==> flow/design.v <==
module VGA#
  (
   parameter integer CLK_DIV_VAL = 4   
   )
   (
    input logic         clk,
    input logic         reset,
    output logic        hsync,
    output logic        vsync,
    output logic [31:0] bram_addr,
    output logic        bram_en
    );
   logic                         clk_en, clk_en_next;
   localparam logic [9:0]        h_end = 800;
   localparam logic [9:0]        h_left_boundary = 48;
   localparam logic [9:0]        h_right_boundary = 16;
   localparam logic [9:0]        h_writeback = 96;
   localparam logic [9:0]        h_image = 640;
   localparam logic [9:0]        v_end = 525;
   localparam logic [9:0]        v_bottom_boundary = 10;
   localparam logic [9:0]        v_upper_boundary = 33;
   localparam logic [9:0]        v_writeback = 2;
   localparam logic [9:0]        v_image = 480;
   localparam logic [9:0]        v_resolution = 144;
   localparam logic [9:0]        h_resolution = 256;
   logic [9:0]                   h_counter_reg, h_counter_next;
   logic [9:0]                   v_counter_reg, v_counter_next;
   logic                         hsync_reg, hsync_next;
   logic                         vsync_reg, vsync_next;
   logic [$clog2(CLK_DIV_VAL):0] clock_divider_reg, clock_divider_next;
   always_ff @(posedge clk) begin
      if (!reset) begin
         clock_divider_reg <= 0;
         h_counter_reg <= 0;
         v_counter_reg <= 0;         
         hsync_reg <= 0;
         vsync_reg <= 0;
         clk_en <= 0;
      end
      else begin
         clock_divider_reg <= clock_divider_next;
         h_counter_reg <= h_counter_next;
         v_counter_reg <= v_counter_next;
         hsync_reg <= hsync_next;
         vsync_reg <= vsync_next;
         clk_en <= clk_en_next;
      end
   end
   assign   clk_en_next = (clock_divider_reg == 4) ? 1 : 0;
   always_comb begin
      clock_divider_next = clock_divider_reg;      
      if(clock_divider_reg == 4) begin
         clock_divider_next = 0;
      end
      else begin
         clock_divider_next = clock_divider_reg + 1;                 
      end            
   end
   always_comb begin
      h_counter_next = h_counter_reg;      
      if (clk_en == 1) begin
         if (h_counter_reg < (h_end - 1))
           h_counter_next = h_counter_reg + 1;
         else
           h_counter_next = 0;
      end
   end
   always_comb begin
      v_counter_next = v_counter_reg;      
      if (clk_en == 1) begin
         if(h_counter_reg == (h_end - 1)) begin
            if (v_counter_reg < (v_end - 1))
              v_counter_next = v_counter_reg + 1;        
            else
              v_counter_next = 0;            
         end
      end
   end
   always_comb begin
      hsync_next = hsync_reg;
         if (h_counter_reg >= (h_image + h_right_boundary) && 
             h_counter_reg <= (h_image + h_right_boundary + h_writeback - 1))
           hsync_next = 0;
         else
           hsync_next = 1;
   end
   always_comb begin
      vsync_next = vsync_reg;
         if (v_counter_reg >= (v_image + v_bottom_boundary) && 
             v_counter_reg <= (v_image + v_bottom_boundary + v_writeback - 1))
           vsync_next = 0;         
         else
           vsync_next = 1;
   end
   always_comb begin
      bram_en = 1;
         if (h_counter_reg < h_resolution && v_counter_reg < v_resolution)
           bram_addr = (h_counter_reg + v_counter_reg * h_resolution) * 4;    
         else
           bram_addr = (h_resolution * v_resolution + 1) * 4;         
   end
   assign vsync = vsync_reg;
   assign hsync = hsync_reg;
endmodule
Reports on VGA
The steps from the RTL of VGA to its reports follow in flow order.
Line numbers count from 1 in the design file above.
{"block": "setup", "design": "VGA", "clock_port": "clk", "cell_library": "sky130hd", "corner": "tt_025C_1v80"}

After elaboration
Counts by Yosys on the flattened word-level netlist (proc, flatten, opt, wreduce; memories kept). Register bits leave out memories and registers merged into their read ports (data or address); mux counts leave out enables and synchronous resets folded into registers. Print and check cells are left out. Cells with the same type and inputs are merged into one.
{"block": "bits", "regBits": 26}
{"block": "classes", "addsub": 4, "muxes": 6, "n_cmp": 8, "bitwise": 1, "equal": 2, "reduce_logical": 5}
{"block": "op_table", "op": "21-bit two-way mux", "count": 1}
{"block": "op_table", "op": "10-bit by 1-bit adder with 10-bit output with constant B", "count": 2}
{"block": "op_table", "op": "10-bit less-than comparator with constant B", "count": 2}
{"block": "op_table", "op": "10-bit two-way mux", "count": 2}
{"block": "op_table", "op": "10-bit by 18-bit adder with 19-bit output", "count": 1}
{"block": "op_table", "op": "10-bit greater-or-equal comparator with constant B", "count": 1}
{"block": "op_table", "op": "10-bit less-or-equal comparator with constant B", "count": 1}
{"block": "op_table", "op": "10-bit equality test with constant B", "count": 1}
{"block": "op_table", "op": "10-bit by 8-bit less-than comparator with 1-bit output with constant B", "count": 1}
{"block": "op_table", "op": "10-bit by 9-bit greater-or-equal comparator with 1-bit output with constant B", "count": 1}
{"block": "op_table", "op": "10-bit by 9-bit less-or-equal comparator with 1-bit output with constant B", "count": 1}
{"block": "op_table", "op": "10-bit by 9-bit less-than comparator with 1-bit output with constant B", "count": 1}
{"block": "op_table", "op": "1-bit logical AND", "count": 3}
{"block": "op_table", "op": "3-bit by 1-bit adder with 3-bit output with constant B", "count": 1}
{"block": "op_table", "op": "3-bit equality test with constant B", "count": 1}
{"block": "op_table", "op": "1-bit two-way mux", "count": 3}
{"block": "op_table", "op": "2-bit AND reduction", "count": 1}
{"block": "op_table", "op": "2-bit OR reduction", "count": 1}
{"block": "op_table", "op": "1-bit NOT", "count": 1}

Logic depth
Yosys ltp: most cells in a row. Word level: on the elaborated netlist, between registers, memories and ports. Mapped: between sequential cells and ports; inverters and the memories' decode and read muxes count.
{"block": "depth", "word_depth": 3, "ABC_AREA": 0, "depth_mapped": 6, "depth_no_buf": 6}

Mapped cells and area
Source: synth_stat.txt of the flow (Yosys; design flattened, memories mapped). It holds for the ABC_AREA given above (unset counts as 0); a run with the other value may have another netlist.
{"block": "types", "cell": "sky130_fd_sc_hd__dfxtp_1", "count": 26, "type_area_um2": 520.499}
{"block": "types", "cell": "sky130_fd_sc_hd__buf_4", "count": 17, "type_area_um2": 127.622}
{"block": "types", "cell": "sky130_fd_sc_hd__ha_1", "count": 7, "type_area_um2": 87.584}
{"block": "types", "cell": "sky130_fd_sc_hd__nand2_1", "count": 23, "type_area_um2": 86.333}
{"block": "types", "cell": "sky130_fd_sc_hd__nor2_1", "count": 22, "type_area_um2": 82.579}
{"block": "types", "cell": "sky130_fd_sc_hd__xor2_1", "count": 8, "type_area_um2": 70.067}
{"block": "types", "cell": "sky130_fd_sc_hd__xnor2_1", "count": 6, "type_area_um2": 52.55}
{"block": "types", "cell": "sky130_fd_sc_hd__a21oi_1", "count": 10, "type_area_um2": 50.048}
{"block": "types", "cell": "sky130_fd_sc_hd__and3_1", "count": 8, "type_area_um2": 50.048}
{"block": "types", "cell": "sky130_fd_sc_hd__nand3_1", "count": 8, "type_area_um2": 40.038}
{"block": "types", "cell": "sky130_fd_sc_hd__nand4_1", "count": 6, "type_area_um2": 37.536}
{"block": "types", "cell": "sky130_fd_sc_hd__o22ai_1", "count": 6, "type_area_um2": 37.536}
{"block": "types", "cell": "sky130_fd_sc_hd__or3_1", "count": 5, "type_area_um2": 31.28}
{"block": "types", "cell": "sky130_fd_sc_hd__clkbuf_1", "count": 8, "type_area_um2": 30.029}
{"block": "types", "cell": "sky130_fd_sc_hd__inv_1", "count": 8, "type_area_um2": 30.029}
{"block": "types", "cell": "sky130_fd_sc_hd__and4_1", "count": 3, "type_area_um2": 26.275}
{"block": "types", "cell": "sky130_fd_sc_hd__or3_4", "count": 2, "type_area_um2": 22.522}
{"block": "types", "cell": "sky130_fd_sc_hd__fa_1", "count": 1, "type_area_um2": 20.019}
Other cell types: 23; their cells: 34.
{"block": "synth_totals", "cells": 208, "ff_cells": 26, "synth_area_um2": 1650.3, "buffers": 27, "sequential_area_um2": 520.5}

Timing after synthesis
Source: OpenSTA report_checks on the synthesized netlist (no wires, ideal clock, input and output delay 20% of the period each), path of least setup slack; recovery checks are left aside. Register names are those of the netlist, which keeps one name where synthesis merged equal registers.
{"block": "synth_timing", "path_type": "register -> output", "startpoint": "register h_counter_reg[8]", "endpoint": "output bram_addr[16]", "required_ns": 2.632, "n_path_buf": 0, "output_delay_ns": 0.658, "t_arrival_ns": 1.427, "tclk_ns": 3.29, "launch_ns": 0.000, "stages": 7, "path_delay_ns": 1.427, "path_slack_ns": 1.205, "period_less_setup_slack_ns": 2.085}
"path_delay_ns" = arrival - input delay + setup time.
At an output port there is no setup time.
"stages": output pins that drive a net of the path, with the launching flip-flop's if there is one; two outputs of one cell count as two.
"period_less_setup_slack_ns" is the clock period less the worst setup slack; recovery checks do not enter. This is arithmetic on one report: input and output delays are still those of the set period (20% each).
The rows between start and end are the longest chain of elaborated cells between them; the timing report does not say that the signal goes this way. Where chains are equally long, one stands for them.
Each line given opens the expression or statement behind the cell; cells for indexed reads and writes are added by Yosys, which also makes memories of some case tables.
{"block": "synth_via", "cell_sequence": "sky130_fd_sc_hd__dfxtp_1 -> sky130_fd_sc_hd__ha_1 -> sky130_fd_sc_hd__inv_1 -> sky130_fd_sc_hd__fa_1 -> sky130_fd_sc_hd__nor2b_1 -> sky130_fd_sc_hd__xnor2_1 -> sky130_fd_sc_hd__nor2_1", "elab_chain_len": 3}
{"block": "synth_lines", "element": "start: declaration", "line": 26, "source": "logic [9:0]                   h_counter_reg, h_counter_next;"}
{"block": "synth_lines", "element": "start: assignment", "line": 34, "source": "h_counter_reg <= 0;"}
{"block": "synth_lines", "element": "start: assignment", "line": 42, "source": "h_counter_reg <= h_counter_next;"}
{"block": "synth_lines", "element": "10-bit by 9-bit less-than comparator with 1-bit output", "line": 97, "source": "if (h_counter_reg < h_resolution && v_counter_reg < v_resolution)"}
{"block": "synth_lines", "element": "1-bit logical AND", "line": 97}
{"block": "synth_lines", "element": "21-bit two-way mux", "line": 97}
{"block": "synth_lines", "element": "end: declaration", "line": 10, "source": "output logic [31:0] bram_addr,"}

Path in the finished layout
Path of least setup slack in the final report of entry A (OpenROAD, finished layout, wires in). Where an end is a register, its clock arrival counts in the times.
{"block": "layout_timing", "path_type": "register -> output", "startpoint": "register h_counter_reg[8]", "endpoint": "output bram_addr[9]", "launch_ns": 0.32, "t_arrival_ns": 1.77, "n_path_buf": 5, "stages": 8, "output_delay_ns": 0.52, "required_ns": 2.08, "tclk_ns": 2.6, "path_slack_ns": 0.31}
The rows between start and end are the longest chain of elaborated cells between them; the timing report does not say that the signal goes this way. Where chains are equally long, one stands for them.
{"block": "layout_via", "cell_sequence": "sky130_fd_sc_hd__dfxtp_2 -> sky130_fd_sc_hd__buf_6 -> sky130_fd_sc_hd__nor4_4 -> sky130_fd_sc_hd__buf_4 -> sky130_fd_sc_hd__buf_6 -> sky130_fd_sc_hd__buf_6 -> sky130_fd_sc_hd__and3_4 -> sky130_fd_sc_hd__buf_6", "elab_chain_len": 3}
{"block": "layout_lines", "element": "start: declaration", "line": 26, "source": "logic [9:0]                   h_counter_reg, h_counter_next;"}
{"block": "layout_lines", "element": "start: assignment", "line": 34, "source": "h_counter_reg <= 0;"}
{"block": "layout_lines", "element": "start: assignment", "line": 42, "source": "h_counter_reg <= h_counter_next;"}
{"block": "layout_lines", "element": "10-bit by 9-bit less-than comparator with 1-bit output", "line": 97, "source": "if (h_counter_reg < h_resolution && v_counter_reg < v_resolution)"}
{"block": "layout_lines", "element": "1-bit logical AND", "line": 97}
{"block": "layout_lines", "element": "21-bit two-way mux", "line": 97}
{"block": "layout_lines", "element": "end: declaration", "line": 10, "source": "output logic [31:0] bram_addr,"}

Design VGA on sky130hd. What follows are 2 stored runs of the flow, each under its own settings; their order means nothing. The constraints put input and output delay at 20% of the set period each and load the outputs with 0.01 pF.
"clock_period_reached_ns": clock period set for the run, less the worst setup slack. It is reckoned from that one timing run; input and output delays stay at 20% of the period that was set.
"power_uw" rests on the timing tool's default activity at the inputs, not on a simulated workload.

{"run": "entry A", "settings": { "period_ns": 2.6, "CORE_UTILIZATION": 50, "SETUP_SLACK_MARGIN": 0.55, "PLACE_DENSITY_LB_ADDON": 0.08, "CAP_MARGIN": 20, "CORE_MARGIN": 2, "SLEW_MARGIN": 20 }, "results": { "worst_setup_slack_ns": 0.308, "utilization_pct": 68.8, "power_uw": 725.1, "clock_period_reached_ns": 2.292, "total_negative_slack_ns": 0.000, "ws_hold_ns": 0.519, "synth_chip_area_um2": 1650.3, "design_die_area_um2": 3776.1 }}
{"run": "entry B", "settings": { "period_ns": 2.0, "CORE_UTILIZATION": 34, "SETUP_SLACK_MARGIN": 0.56, "PLACE_DENSITY_LB_ADDON": 0.1, "GPL_TIMING_DRIVEN": 1, "GPL_ROUTABILITY_DRIVEN": 0, "CTS_CLUSTER_DIAMETER": 314, "MAX_ROUTING_LAYER": "met5", "CAP_MARGIN": 20, "CORE_MARGIN": 2, "SLEW_MARGIN": 20 }, "results": { "synth_chip_area_um2": 1650.3, "ws_hold_ns": 0.515, "clock_period_reached_ns": 2.043, "utilization_pct": 55.1, "power_uw": 894.8, "design_die_area_um2": 5427.3, "total_negative_slack_ns": -0.068, "worst_setup_slack_ns": -0.043 }}
